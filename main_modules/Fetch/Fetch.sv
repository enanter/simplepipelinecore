==> flow/design.v <==
module Fetch (Sig_NextInst,rst,MAR);
	input Sig_NextInst;  
	input rst;  
	output reg [31:0] MAR;  
	reg [31:0] PC = 32'h0;
	assign MAR = PC;
	always @(posedge rst, posedge Sig_NextInst) begin
		if(rst)	begin
			PC=0;	 
		end
		else begin
			if(Sig_NextInst) begin
				PC = PC+4;
			end
		end
	end
endmodule
module Fetch_tb();
	logic Sig_nextInst;  
	logic rst;  
	logic [31:0] MAR;  
	Fetch DUT (Sig_nextInst,rst,MAR);
	initial begin
	   #20;
		Sig_nextInst =1;#10;
		Sig_nextInst =0;#10;	
		Sig_nextInst =1;#10;
		Sig_nextInst =0;#10;	
		Sig_nextInst =1;#10;
		Sig_nextInst =0;#10;
		rst = 0; #10;
		Sig_nextInst =1;#10;
		Sig_nextInst =0;#10;	
		Sig_nextInst =1;#10;
		Sig_nextInst =0;#10;
		rst = 1; #10;
		Sig_nextInst =1;#10;
		Sig_nextInst =0;#10;	
		Sig_nextInst =1;#10;
		Sig_nextInst =0;#10;
		rst = 0; #10;
		Sig_nextInst =1;#10;
		Sig_nextInst =0;#10;	
		Sig_nextInst =1;#10;
		Sig_nextInst =0;#10;
		rst =1; Sig_nextInst =1;#10;   
		Sig_nextInst =0;#10;
		Sig_nextInst =1;#10;
		Sig_nextInst =0;#10;	
		Sig_nextInst =1;#10;
		Sig_nextInst =0;#10;
	end
endmodule
* Tool chain data of Fetch
What the tools print for Fetch, step after step.
Line numbers count from 1 in the design file above.
Operators carry their Yosys type and port widths (W data, S select, Z words).
Cell names lack the library's common part.
Not given: --
- Top module :: Fetch
- Clock :: Sig_NextInst
- Cell library :: sky130hd
- Library corner :: tt_025C_1v80

* After elaboration
Counts by Yosys on the flattened word-level netlist (proc, flatten, opt, wreduce; memories kept). Register bits leave out memories and registers merged into their read ports (data or address); mux counts leave out enables and synchronous resets folded into registers. Print and check cells are left out. Cells with the same type and inputs are merged into one.
- Register bits :: 32
- Input bits :: 2
- Output and inout bits :: 32
- Elaborated cells :: 2
- $add $sub $neg :: 1
** Operators by type and width (count)
- $add A32 B3 Y32 const B :: 1

* Longest topological paths
Longest topological path by Yosys (ltp), each cell counted once; first at word level (registers and memories cut), then after technology mapping (sequential cells cut; the memories' decode and read muxes count).
- Depth in word-level cells :: 1
- ABC_AREA :: 0
- Depth in mapped cells :: 5
- Depth with buffers taken out :: 5

* After synthesis
The flow's flattened synthesis, as Yosys stat reports it; memories are mapped. The netlist is that of the ABC_AREA named above (0 if unset); the other value can give another one.
- Mapped cells :: 115
- Synthesis area :: 0.0013388 mm^2
- Mapped flip-flops :: 30
- Buffers :: 2
** Cell types (count)
- dfrtp_1 :: 30
- xnor2_1 :: 21
- xor2_1 :: 7
- nand4_1 :: 9
- nand3_1 :: 10
- nor4_4 :: 2
- nand2_1 :: 10
- nor2_1 :: 7
- buf_4 :: 2
- nor3_1 :: 3
- and3_1 :: 2
- ha_1 :: 1
- nand4_2 :: 1
- or2_2 :: 2
- inv_1 :: 3
- and4_2 :: 1
- nand3_2 :: 1
- and4_1 :: 1
Not listed: further types 2, cells in them 2.

* Path before layout
OpenSTA on the mapped netlist: ideal clock, no wires. The path of least setup slack (recovery checks aside). Input and output delay are each 20% of the period. Register names are those of the netlist, which keeps one name where synthesis merged equal registers.
- Path type :: register to register
- From :: register PC[2]
- To :: register PC[28]
- Clock period :: 1.69 ns
- Arrival time :: 1.446 ns
- Path slack :: 0.118 ns
- Delay of the path :: 1.572 ns
- Driving pins on the path :: 6
- Path buffers :: 0
- Synthesis period reached :: 1.572 ns
"delay of the path" = arrival - input delay + setup time.
"driving pins on the path" counts driving pins, that of a launching flip-flop among them; a cell with two outputs on the path counts twice.
"synthesis period reached" is the clock period less the worst setup slack; recovery checks do not enter. This is arithmetic on one report: input and output delays are still those of the set period (20% each).
Between the ends stands the longest chain of elaborated cells between them, by number of cells; it is not shown to be the way that was timed. Of several equally long chains one is given.
A line is the first line of the expression or statement that the cell stems from. Yosys adds cells for indexed reads and writes and turns some case tables into memories.
- Path through :: dfrtp_1 ha_1 nand3_1 nor4_4 nand4_1 xnor2_1
- Length of the longest elaborated chain :: 1
** RTL lines, path after synthesis
- start: declaration :: line 5 : reg [31:0] PC = 32'h0;
- start: assignment :: line 9 : PC=0;
- start: assignment :: line 13 : PC = PC+4;
- $add A32 B3 Y32 :: line 13
- end: assignment :: line 9
- end: assignment :: line 13
- end: declaration :: line 5

* Worst path after layout
From the final timing report of flow run A: the path of least setup slack in the routed layout; clock arrival at registers is part of the times.
- Path type :: register to output
- From :: register PC[22]
- To :: output MAR[22]
- Clock period :: 1.91 ns
- External output delay :: 0.38 ns
- Arrival time :: 1.32 ns
- Path slack :: 0.20 ns
- Driving pins on the path :: 2
- Path buffers :: 1
- Path through :: dfrtp_1 clkdlybuf4s50_1
- Length of the longest elaborated chain :: 0
** RTL lines, path after layout
- start: declaration :: line 5 : reg [31:0] PC = 32'h0;
- start: assignment :: line 9 : PC=0;
- start: assignment :: line 13 : PC = PC+4;
- end: declaration :: line 4 : output reg [31:0] MAR;

Memo
Re: implementation data of Fetch

2 stored runs of Fetch in the flow (synthesis by Yosys, layout by OpenROAD, sky130hd cells), in arbitrary order. Constraints: input delay and output delay 20% of the set period each, output load 0.01 pF.
"total power of the final layout" is the tool's figure for a default switching activity; nothing was simulated.

** Flow run A
- Settings :: period_ns=1.91; CORE_UTILIZATION=30; CAP_MARGIN=20; CORE_MARGIN=2; SLEW_MARGIN=20
- Lowest setup slack :: 0.204 ns
- Setup total negative slack :: 0.000 ns
- Die outline area :: 0.0050126 mm^2
- Total power of the final layout :: 1.119 mW
- Standard-cell area after routing :: 0.0018067 mm^2
- Cell area after synthesis :: 0.0013388 mm^2

** Flow run B
- Settings :: period_ns=2.06; CORE_UTILIZATION=64; SETUP_SLACK_MARGIN=0.35; CORE_ASPECT_RATIO=1.52; TNS_END_PERCENT=55; ABC_AREA=0; GPL_ROUTABILITY_DRIVEN=0; CTS_CLUSTER_DIAMETER=287; MAX_ROUTING_LAYER=met4; CAP_MARGIN=20; CORE_MARGIN=2; SLEW_MARGIN=20
- Outcome :: incomplete, clock tree synthesis halted on DPL-0033
